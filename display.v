==> flow/design.v <==
module display(
  input wire clk,
  input wire rst,
  input wire[31:0] data,
  input wire data_en,
  output reg[7:0] led_en,
  output reg[7:0] led_cx
);
reg[31:0] cnt;
reg[4:0] cx;
reg[31:0] mydata;
parameter T = 32'd199999; 
parameter n0=8'b1_1000000,n1=8'b1_1111001,n2=8'b1_0100100,n3=8'b1_0110000,n4=8'b1_0011001,
n5=8'b1_0010010,n6=8'b1_0000010,n7=8'b1_1111000,n8=8'b1_0000000,n9=8'b1_0011000,n10=8'b1_0001000,n11=8'b1_0000011,n12=8'b1_0100111,n13=8'b1_0100001,n14=8'b1_0000110,n15=8'b1_0001110;
always @(posedge clk or posedge rst) begin
  if(rst) mydata<=0;
  else if(data_en) mydata<=data;
  else mydata<=mydata;
end
always @(posedge clk or posedge rst) begin 
  if(rst) cnt<=0;
  else if(cnt == T) cnt <= 0;
  else cnt <= cnt + 1'd1;
end
always @(posedge clk or posedge rst) begin
  if(rst) led_en<=8'b1111_1111;
  else if(led_en == 8'b1111_1111) led_en<=8'b1111_1110;
  else if(cnt == T) led_en<={led_en[6:0], led_en[7]}; 
  else  led_en <=led_en;
end
always @(led_en) begin
  case(led_en)
    8'b1111_1110:cx = mydata[0]+mydata[1]*2+mydata[2]*4+mydata[3]*8;   
    8'b1111_1101:cx = mydata[4]+mydata[5]*2+mydata[6]*4+mydata[7]*8;
    8'b1111_1011:cx = mydata[8]+mydata[9]*2+mydata[10]*4+mydata[11]*8;
    8'b1111_0111:cx = mydata[12]+mydata[13]*2+mydata[14]*4+mydata[15]*8;
    8'b1110_1111:cx = mydata[16]+mydata[17]*2+mydata[18]*4+mydata[19]*8;
    8'b1101_1111:cx = mydata[20]+mydata[21]*2+mydata[22]*4+mydata[23]*8;
    8'b1011_1111:cx = mydata[24]+mydata[25]*2+mydata[26]*4+mydata[27]*8;
    8'b0111_1111:cx = mydata[28]+mydata[29]*2+mydata[30]*4+mydata[31]*8;
    default:cx=5'd0;
  endcase
end
always @(*) begin
  case(cx)
    5'd0:led_cx=n0;
    5'd1:led_cx=n1;
    5'd2:led_cx=n2;
    5'd3:led_cx=n3;
    5'd4:led_cx=n4;
    5'd5:led_cx=n5;
    5'd6:led_cx=n6;
    5'd7:led_cx=n7;
    5'd8:led_cx=n8;
    5'd9:led_cx=n9;
    5'd10:led_cx=n10;
    5'd11:led_cx=n11;
    5'd12:led_cx=n12;
    5'd13:led_cx=n13;
    5'd14:led_cx=n14;
    5'd15:led_cx=n15;
    default:led_cx=n0;
  endcase
end
endmodule
# == Step by step through the tools: display ==
# Tool output for the design above, in the order of the flow.
# Lines are those of the file above, counted from 1.
# Not given: -
# design
top,display
clock,clk
library,sky130hd
pvt_corner,tt_025C_1v80

# == After elaboration ==
# Yosys after proc, flatten, opt, wreduce and memory -nomap, before mapping. Memory bits, and registers merged into a memory's read port (data or address), are not among the register bits. Print and check cells are not counted. Equal cells are merged and count once.
# Yosys's memory passes give these memory sizes; they may raise the number of words (mostly to a power of two), join words into wider ones and drop unused or constant bits.
# word_totals
word_cells,45
n_memories,1
romBits,112
reg_bits,72
# op_classes
muxes,5
n_addsub,25
n_eq,10
n_reduce_logical,1
# mem_list
name,size,width,read_ports,wr,line_no,source
(no name shown),16,7,1,0,45,case(cx)
# op_table
op,count
8-bit equality test (second input constant),8
4-bit by 4-bit adder with 5-bit output,8
5-bit parallel mux with 8-bit select,1
3-bit by 3-bit adder with 4-bit output,8
32-bit by 1-bit adder with 32-bit output (second input constant),1
32-bit by 18-bit equality test with 1-bit output (second input constant),1
32-bit 2-to-1 mux,1
1-bit by 2-bit adder with 3-bit output,8
8-bit 2-to-1 mux,3
8-bit by 7-bit equality test with 1-bit output (second input constant),1
2-bit nonzero test,1

# == Logic depth ==
# Yosys ltp: most cells in a row. Word level: on the elaborated netlist, between registers, memories and ports. Mapped: between sequential cells and ports; inverters and the memories' decode and read muxes count.
# depth
ltp_word,5
abc_area,0
mapped_depth,10
depth_no_buf,9

# == Mapped cells and area ==
# Source: synth_stat.txt of the flow (Yosys; design flattened, memories mapped). It holds for the ABC_AREA given above (unset counts as 0); a run with the other value may have another netlist.
# synth_totals
flip_flops,72
cell_count,314
synth_area_um2,3598.5
# types
cell_type,count,type_area_um2
sky130_fd_sc_hd__dfrtp_1,64,1.6E+03
sky130_fd_sc_hd__mux2_2,32,360.346
sky130_fd_sc_hd__dfstp_2,8,210.202
sky130_fd_sc_hd__xor2_1,17,148.893
sky130_fd_sc_hd__nand2_1,29,108.854
sky130_fd_sc_hd__xnor2_1,12,105.101
sky130_fd_sc_hd__nor2_1,24,90.086
sky130_fd_sc_hd__ha_1,7,87.584
sky130_fd_sc_hd__mux2_1,6,67.565
sky130_fd_sc_hd__mux2i_1,6,60.058
sky130_fd_sc_hd__nor4_1,9,56.304
sky130_fd_sc_hd__nand3_1,11,55.053
sky130_fd_sc_hd__nand3b_1,7,52.55
sky130_fd_sc_hd__nor4b_2,3,45.043
sky130_fd_sc_hd__a22o_1,4,35.034
sky130_fd_sc_hd__nand4_1,5,31.28
sky130_fd_sc_hd__a22oi_1,4,30.029
sky130_fd_sc_hd__and4_1,3,26.275
# Not listed: further types 32, cells in them 63.

# == Worst setup path after synthesis ==
# Source: OpenSTA report_checks on the synthesized netlist (no wires, ideal clock, input and output delay 20% of the period each), path of least setup slack; recovery checks are left aside. Register names are those of the netlist, which keeps one name where synthesis merged equal registers.
# synth_path
kind,reg2out
start,register led_en[5]
end,output led_cx[1]
path_stages,10
n_path_buf,1
required_time_ns,2.584
t_first_pin_ns,0.000
delay_ns,2.532
setup_slack_ns,0.052
t_arrival_ns,2.532
period_ns,3.23
synth_period_reached_ns,3.178
# "delay_ns" is the arrival time less input delay plus setup time.
# A path that ends at an output port has no setup time.
# "path_stages": output pins that drive a net of the path, with the launching flip-flop's if there is one; two outputs of one cell count as two.
# "synth_period_reached_ns" is the clock period less the worst setup slack; recovery checks do not enter. This is arithmetic on one report: input and output delays are still those of the set period (20% each).
# The rows between start and end are the longest chain of elaborated cells between them; the timing report does not say that the signal goes this way. Where chains are equally long, one stands for them.
# Each line given opens the expression or statement behind the cell; cells for indexed reads and writes are added by Yosys, which also makes memories of some case tables.
# A memory read counts as a cell of the chain, while the word-level depth stops at memories.
# A register here has more assigning lines than the two given.
# synth_between
path_cell_list,sky130_fd_sc_hd__dfstp_2 -> sky130_fd_sc_hd__nand4_4 -> sky130_fd_sc_hd__nor4_1 -> sky130_fd_sc_hd__a22oi_1 -> sky130_fd_sc_hd__and4_1 -> sky130_fd_sc_hd__clkbuf_1 -> sky130_fd_sc_hd__inv_2 -> sky130_fd_sc_hd__ha_1 -> sky130_fd_sc_hd__mux2_1 -> sky130_fd_sc_hd__o22ai_1
elab_chain_cells,4
# synth_lines
item,line_no,source
from (decl),6,"output reg[7:0] led_en,"
from (assign),28,"else if(cnt == T) led_en<={led_en[6:0], led_en[7]};"
from (assign),29,else  led_en <=led_en;
8-bit by 7-bit equality test with 1-bit output,32,case(led_en)
5-bit parallel mux with 8-bit select,32,
memory 16 x 7 bit,45,case(cx)
8-bit 2-to-1 mux,45,
to (decl),7,output reg[7:0] led_cx

# == Timing after layout ==
# Path of least setup slack in the final report of run A (OpenROAD, finished layout, wires in). Where an end is a register, its clock arrival counts in the times.
# layout_path
kind,reg2out
start,register led_en[7]
end,output led_cx[3]
period_ns,3.55
setup_slack_ns,0.09
path_stages,13
t_arrival_ns,2.75
n_path_buf,4
required_time_ns,2.84
t_first_pin_ns,0.33
# The rows between start and end are the longest chain of elaborated cells between them; the timing report does not say that the signal goes this way. Where chains are equally long, one stands for them.
# A memory read counts as a cell of the chain, while the word-level depth stops at memories.
# A register here has more assigning lines than the two given.
# layout_between
path_cell_list,sky130_fd_sc_hd__dfstp_2 -> sky130_fd_sc_hd__nand4_4 -> sky130_fd_sc_hd__nor4_4 -> sky130_fd_sc_hd__buf_4 -> sky130_fd_sc_hd__a22oi_2 -> sky130_fd_sc_hd__and4_4 -> sky130_fd_sc_hd__buf_6 -> sky130_fd_sc_hd__ha_4 -> sky130_fd_sc_hd__buf_4 -> sky130_fd_sc_hd__nand3b_1 -> sky130_fd_sc_hd__o21ai_0 -> sky130_fd_sc_hd__o21ai_2 -> sky130_fd_sc_hd__buf_2
elab_chain_cells,4
# layout_lines
item,line_no,source
from (decl),6,"output reg[7:0] led_en,"
from (assign),28,"else if(cnt == T) led_en<={led_en[6:0], led_en[7]};"
from (assign),29,else  led_en <=led_en;
8-bit by 7-bit equality test with 1-bit output,32,case(led_en)
5-bit parallel mux with 8-bit select,32,
memory 16 x 7 bit,45,case(cx)
8-bit 2-to-1 mux,45,
to (decl),7,output reg[7:0] led_cx

# Record of 2 stored runs of the RTL-to-layout flow on display, platform sky130hd. The runs are unordered. Constraints: input delay and output delay 20% of the set period each, output load 0.01 pF.
# "period_less_ws_ns" means the clock period less the worst setup slack. The figure is calculated, with input and output delays left at 20% of the set period.
# "total_power_uw": no workload was simulated; the value follows from the tool's default switching activity.
# Among the settings, -- means not set for that run.
run name,period_ns,CORE_UTILIZATION,SETUP_SLACK_MARGIN,PLACE_DENSITY_LB_ADDON,CORE_MARGIN,CELL_PAD_IN_SITES_DETAIL_PLACEMENT,GPL_ROUTABILITY_DRIVEN,CTS_CLUSTER_SIZE,CTS_CLUSTER_DIAMETER,CAP_MARGIN,SLEW_MARGIN,PLACE_DENSITY,CORE_ASPECT_RATIO,ABC_AREA,synthesis_area_um2,die_um2,finalCellArea_um2,setup_worst_slack_ns,holdWs_ns,total_power_uw,period_less_ws_ns
run A,3.55,35,0.22,0.15,3,1,1,17,307,20,20,--,--,--,3598.5,11533.7,4898.4,0.088,0.478,1557,3.462
run B,2.22,18,0.08,--,9,--,--,--,--,0,20,0.9,1.65,0,3598.5,25565.3,5362.6,-0.972,0.472,2859,3.192
